==> flow/design.v <==
`timescale 1ns / 1ps
module Controller(
        input clk,reset,
        input T_HOLD,T_YELLOW,
        input CARS,
        output START_TIMER,EXPRESS_GREEN,EXPRESS_YELLOW,EXPRESS_RED,LOCAL_GREEN,LOCAL_YELLOW,LOCAL_RED
    );
    wire A,B;
    wire w,x;
    Mux_4to1  MB(.A0(0), .A1(T_YELLOW), .A2(~T_YELLOW), .A3(1),.S1(B),.S0(A),.out(w));
    Mux_4to1   MA(.A0(T_HOLD&CARS), .A1(1), .A2(0), .A3(~T_HOLD&CARS),.S1(B),.S0(A),.out(X));
    D_FlipFlop   FB(w ,clk,reset,B);
    D_FlipFlop   FA(x,clk,reset,A);
    assign START_TIMER= (~B&~A&T_HOLD&CARS)|(B&A&(T_HOLD|~CARS))|(T_YELLOW&(A^B));
    assign EXPRESS_GREEN= ~B&~A;
    assign EXPRESS_YELLOW= ~B&A;
    assign LOCAL_GREEN= B&A;
    assign LOCAL_YELLOW= B&~A;
    assign EXPRESS_RED= LOCAL_GREEN|LOCAL_YELLOW;
    assign LOCAL_RED= EXPRESS_GREEN|EXPRESS_YELLOW;
endmodule
`timescale 1ns / 1ps
module D_FlipFlop(input D, input clk, input reset, output reg Q);
always @(posedge clk, posedge reset)
begin
    if (reset)
        Q <= 1'b0;
    else
        Q <= D;
end
endmodule
`timescale 1ns / 1ps
module Mux_4to1(
   input A0, A1, A2, A3,
   input S1, S0,
   output reg out
);
wire d0, d1, d2, d3;
assign {d3, d2, d1, d0} = (S1 == 1'b0 && S0 == 1'b0) ? 4'b0001 :
                           (S1 == 1'b0 && S0 == 1'b1) ? 4'b0010 :
                           (S1 == 1'b1 && S0 == 1'b0) ? 4'b0100 :
                           (S1 == 1'b1 && S0 == 1'b1) ? 4'b1000 :
                                                        4'b0000;  
always @(*)
begin
    out = d0 & A0 | d1 & A1 | d2 & A2 | d3 & A3;
end
endmodule
`timescale 1ns / 1ps
module Timer(
    input START_TIMER,     
    input clk,             
    output reg T_HOLD,     
    output reg T_YELLOW    
);
reg [1:0] state;    
reg [9:0] counter;  
parameter HOLD_STATE = 2'b00;    
parameter YELLOW_STATE = 2'b01;  
parameter T_HOLD_INTERVAL = 10;    
parameter T_YELLOW_INTERVAL = 10;  
initial begin
    state = HOLD_STATE;
    counter = 0;
    T_HOLD = 0;
    T_YELLOW = 0;
end
always @(posedge clk) begin
    counter <= counter + 1;
    case (state)
        HOLD_STATE: begin
            if (counter >= T_HOLD_INTERVAL) begin
                state = YELLOW_STATE;
                counter <= 0;
                T_HOLD = 1;
                T_YELLOW = 0;
            end
        end
        YELLOW_STATE: begin
            if (START_TIMER) begin
                if (counter >= T_YELLOW_INTERVAL) begin
                    state = HOLD_STATE;
                    counter <= 0;
                    T_HOLD = 0;
                    T_YELLOW = 1;
                end
            end
        end
    endcase
end
endmodule
`timescale 1ns / 1ps
module Traffic_Light_Controller(
    input clk, reset,
    input CARS,
    output EXPRESS_GREEN, EXPRESS_YELLOW, EXPRESS_RED,
    output LOCAL_GREEN, LOCAL_YELLOW, LOCAL_RED );
   wire T_HOLD, T_YELLOW;
   wire START_TIMER ;
    Timer timer(
        .START_TIMER(START_TIMER),
        .clk(clk),
        .T_HOLD(T_HOLD),
        .T_YELLOW(T_YELLOW)
    );
    Controller controller(
        .clk(clk),
        .reset(reset),
        .T_HOLD(T_HOLD),
        .T_YELLOW(T_YELLOW),
        .CARS(CARS),
        .START_TIMER(START_TIMER),
        .EXPRESS_GREEN(EXPRESS_GREEN),
        .EXPRESS_YELLOW(EXPRESS_YELLOW),
        .EXPRESS_RED(EXPRESS_RED),
        .LOCAL_GREEN(LOCAL_GREEN),
        .LOCAL_YELLOW(LOCAL_YELLOW),
        .LOCAL_RED(LOCAL_RED)
    );
endmodule
Step by step through the tools: Traffic_Light_Controller
What the tools print for Traffic_Light_Controller, step after step.
Lines are those of the file above, counted from 1.
Cell names lack the library's common part.
The mark - stands for no value.

inputs
  design top = Traffic_Light_Controller
  clock port = clk
  cell library = sky130hd
  timing corner = tt_025C_1v80

Word level
Counts by Yosys on the flattened word-level netlist (proc, flatten, opt, wreduce; memories kept). Register bits leave out memories and registers merged into their read ports (data or address). Print and check cells are left out. Cells with the same type and inputs are merged into one.

cells by class
  add/sub/neg operators = 1
  order comparisons = 1
  equality and inequality tests = 4
  muxes and demuxes = 17
  bitwise logic cells = 22
  reduce/logical cells = 7

operator list
  kind                                                             number
  10-bit case mux with 2-bit select                                1
  10-bit two-way mux                                               2
  4-bit two-way mux                                                4
  1-bit AND                                                        10
  10-bit by 1-bit adder with 10-bit output with constant B         1
  10-bit by 4-bit >= comparator with 1-bit output with constant B  1
  1-bit OR                                                         7
  2-bit by 1-bit != test with 1-bit output with constant B         3
  2-bit two-way mux                                                3
  1-bit logical AND                                                4
  1-bit NOT                                                        4
  4-bit AND reduction                                              1
  2-bit case mux with 2-bit select                                 1
  1-bit case mux with 2-bit select                                 2
  1-bit two-way mux                                                4
  2-bit by 1-bit == test with 1-bit output with constant B         1
  2-bit logical NOT                                                1
  2-bit nonzero test                                               1
  1-bit bitwise XOR                                                1

storage and ports
  register bits after elaboration = 16
  bits of input ports = 3
  output and inout bits = 6
  elaborated cells = 58

Logic depth
Longest topological path by Yosys (ltp), each cell counted once; first at word level (registers and memories cut), then after technology mapping (sequential cells cut; the memories' decode and read muxes count).

logic depth
  word-level depth = 8
  ABC_AREA = 0
  depth in mapped cells = 6

Mapped cells and area
Source: synth_stat.txt of the flow (Yosys; design flattened, memories mapped). It holds for the ABC_AREA given above (unset counts as 0); a run with the other value may have another netlist.

synthesis totals
  mapped cells = 63
  cell area after synthesis = 595.6 µm²
  flip-flops = 13
  buffer cells = 5

cell types
  cell type  number  total area (µm²)
  dfxtp_1    10      200.192
  edfxtp_1   2       60.058
  buf_4      4       30.029
  nor2_1     7       26.275
  a21oi_1    5       25.024
  dfrtp_1    1       25.024
  ha_1       2       25.024
  nand3_1    5       25.024
  or3_2      3       22.522
  nand4_4    1       21.27
  o21ai_0    4       20.019
  inv_1      5       18.768
  xor2_1     2       17.517
  o31ai_1    2       15.014
  mux2i_1    1       10.01
  a32oi_1    1       8.758
  xnor2_1    1       8.758
  nand2_1    2       7.507

Not listed: further types 5, cells in them 5.
By module: a second synthesis without flattening, with its own total; a netlist apart from the flattened one above.

second synthesis, totals
  cell total of the unflattened synthesis = 74
  area (unflattened synthesis) = 693.2 µm²

Each row is one instance without its submodules.

by module
  module                    times used  cells  area (µm²)  seq. area (µm²)
  Timer                     1           54     511.7       260.2
  Controller                1           15     101.3       0.0
  D_FlipFlop                2           2      28.8        25.0
  Mux_4to1                  1           1      22.5        0.0
  Traffic_Light_Controller  1           0      0.0         0.0

Timing after synthesis
Path of least setup slack by OpenSTA after synthesis, without wires, with an ideal clock, recovery checks aside; 20% of the period is set as input and as output delay. Where synthesis merged equal registers, the netlist keeps one of their names.

timing path after synthesis
  path type = register to register
  start = reg timer.counter[0]
  end = reg timer.T_HOLD
  period = 1.48 ns
  library setup time = 0.255 ns
  arrival = 1.097 ns
  data required time = 1.225 ns
  slack = 0.127 ns
  path delay = 1.352 ns
  stages = 6
  synthesis period reached = 1.353 ns

"path delay" is the arrival time less input delay plus setup time.
"stages" counts driving pins, that of a launching flip-flop among them; a cell with two outputs on the path counts twice.
"synthesis period reached" = period - worst setup slack (recovery checks aside). The figure is calculated, with input and output delays left at 20% of the set period.
The rows between start and end are the longest chain of elaborated cells between them; the timing report does not say that the signal goes this way. Where chains are equally long, one stands for them.
Each line given opens the expression or statement behind the cell; cells for indexed reads and writes are added by Yosys, which also makes memories of some case tables.
At most two assigning lines are given for a register; there are more.
The path ends at the enable pin of a flip-flop; only ways to that pin are counted.

on the way, after synthesis
  cell sequence = dfxtp_1 -> inv_1 -> ha_1 -> o31ai_1 -> a32oi_1 -> buf_2
  cells in the longest elaborated chain = 3
  elaborated cells between the ends (all ways) = 4
  those cells by class = 1 x compare; 2 x eq/ne; 1 x reduce/logical

RTL lines, path after synthesis
  what                                             RTL line  text
  start: declaration                               57        reg [9:0] counter;
  start: assignment                                69        counter <= counter + 1;
  start: assignment                                74        counter <= 0;
  10-bit by 4-bit >= comparator with 1-bit output  72        if (counter >= T_HOLD_INTERVAL) begin
  2-bit by 1-bit != test with 1-bit output         -
  4-bit AND reduction                              -
  end: assignment                                  75        T_HOLD = 1;
  end: assignment                                  84        T_HOLD = 0;
  end: declaration                                 53        output reg T_HOLD,

Timing after layout
Path of least setup slack in the final report of job 1 (OpenROAD, finished layout, wires in). Where an end is a register, its clock arrival counts in the times.

timing path post-layout
  path type = register to output
  start = reg controller.FB.Q
  end = out EXPRESS_GREEN
  period = 2.52 ns
  output delay = 0.50 ns
  arrival = 1.32 ns
  data required time = 2.02 ns
  slack = 0.69 ns
  stages = 3

The rows between start and end are the longest chain of elaborated cells between them; the timing report does not say that the signal goes this way. Where chains are equally long, one stands for them.

on the way, post-layout
  cell sequence = dfrtp_1 -> inv_1 -> clkdlybuf4s50_1
  cells in the longest elaborated chain = 2
  elaborated cells between the ends (all ways) = 2
  those cells by class = 2 x logic

RTL lines, path post-layout
  what                RTL line  text
  start: declaration  23        module D_FlipFlop(input D, input clk, input reset, output reg Q);
  start: assignment   27        Q <= 1'b0;
  start: assignment   29        Q <= D;
  1-bit NOT           15        assign EXPRESS_GREEN= ~B&~A;
  1-bit AND           15
  end: declaration    96        output EXPRESS_GREEN, EXPRESS_YELLOW, EXPRESS_RED,

Add stored flow runs of Traffic_Light_Controller

Settings and measured results of 2 stored flow runs for module Traffic_Light_Controller (sky130hd), not sorted in any way. The constraints put input and output delay at 20% of the set period each and load the outputs with 0.01 pF.
"achieved clock period (ns)" means the clock period less the worst setup slack. The figure is calculated, with input and output delays left at 20% of the set period.
"worst setup path time (ns)": the worst setup path's part of the clock period (all of it between registers, 20% less for each end at a port) less its slack. A launch clock that arrives late makes it longer, a capture clock that arrives late makes it shorter.
"finish__power__total" rests on the timing tool's default activity at the inputs, not on a simulated workload.

settings of job 1
{
  "period_ns": 2.52,
  "CAP_MARGIN": 20,
  "CORE_MARGIN": 2,
  "CORE_UTILIZATION": 40,
  "SLEW_MARGIN": 20
}
report of job 1
yosys chip area after synthesis (um^2): 595.6
finish__design__die__area: 1813.5
finish__design__instance__area__stdcell: 676.9
finish__design__instance__utilization: 0.5014
finish__timing__setup__ws: 0.694
finish__power__total: 3.410e-04
achieved clock period (ns): 1.826
worst setup path time (ns): 1.32
worst setup path kind: register to output

settings of job 2
{
  "period_ns": 1.38,
  "CORE_UTILIZATION": 46,
  "PLACE_DENSITY": 0.52,
  "HOLD_SLACK_MARGIN": 0.18,
  "CORE_ASPECT_RATIO": 1.02,
  "CELL_PAD_IN_SITES_GLOBAL_PLACEMENT": 2,
  "GPL_ROUTABILITY_DRIVEN": 1,
  "CTS_CLUSTER_SIZE": 71,
  "MIN_ROUTING_LAYER": "met1",
  "CAP_MARGIN": 20,
  "CORE_MARGIN": 2,
  "SLEW_MARGIN": 20
}
report of job 2
yosys chip area after synthesis (um^2): 595.6
finish__design__die__area: 1598.5
finish__design__instance__area__stdcell: 808.3
finish__design__instance__utilization: 0.6538
finish__timing__setup__ws: 0.044
finish__power__total: 6.320e-04
achieved clock period (ns): 1.336
worst setup path time (ns): 1.34
worst setup path kind: register to register
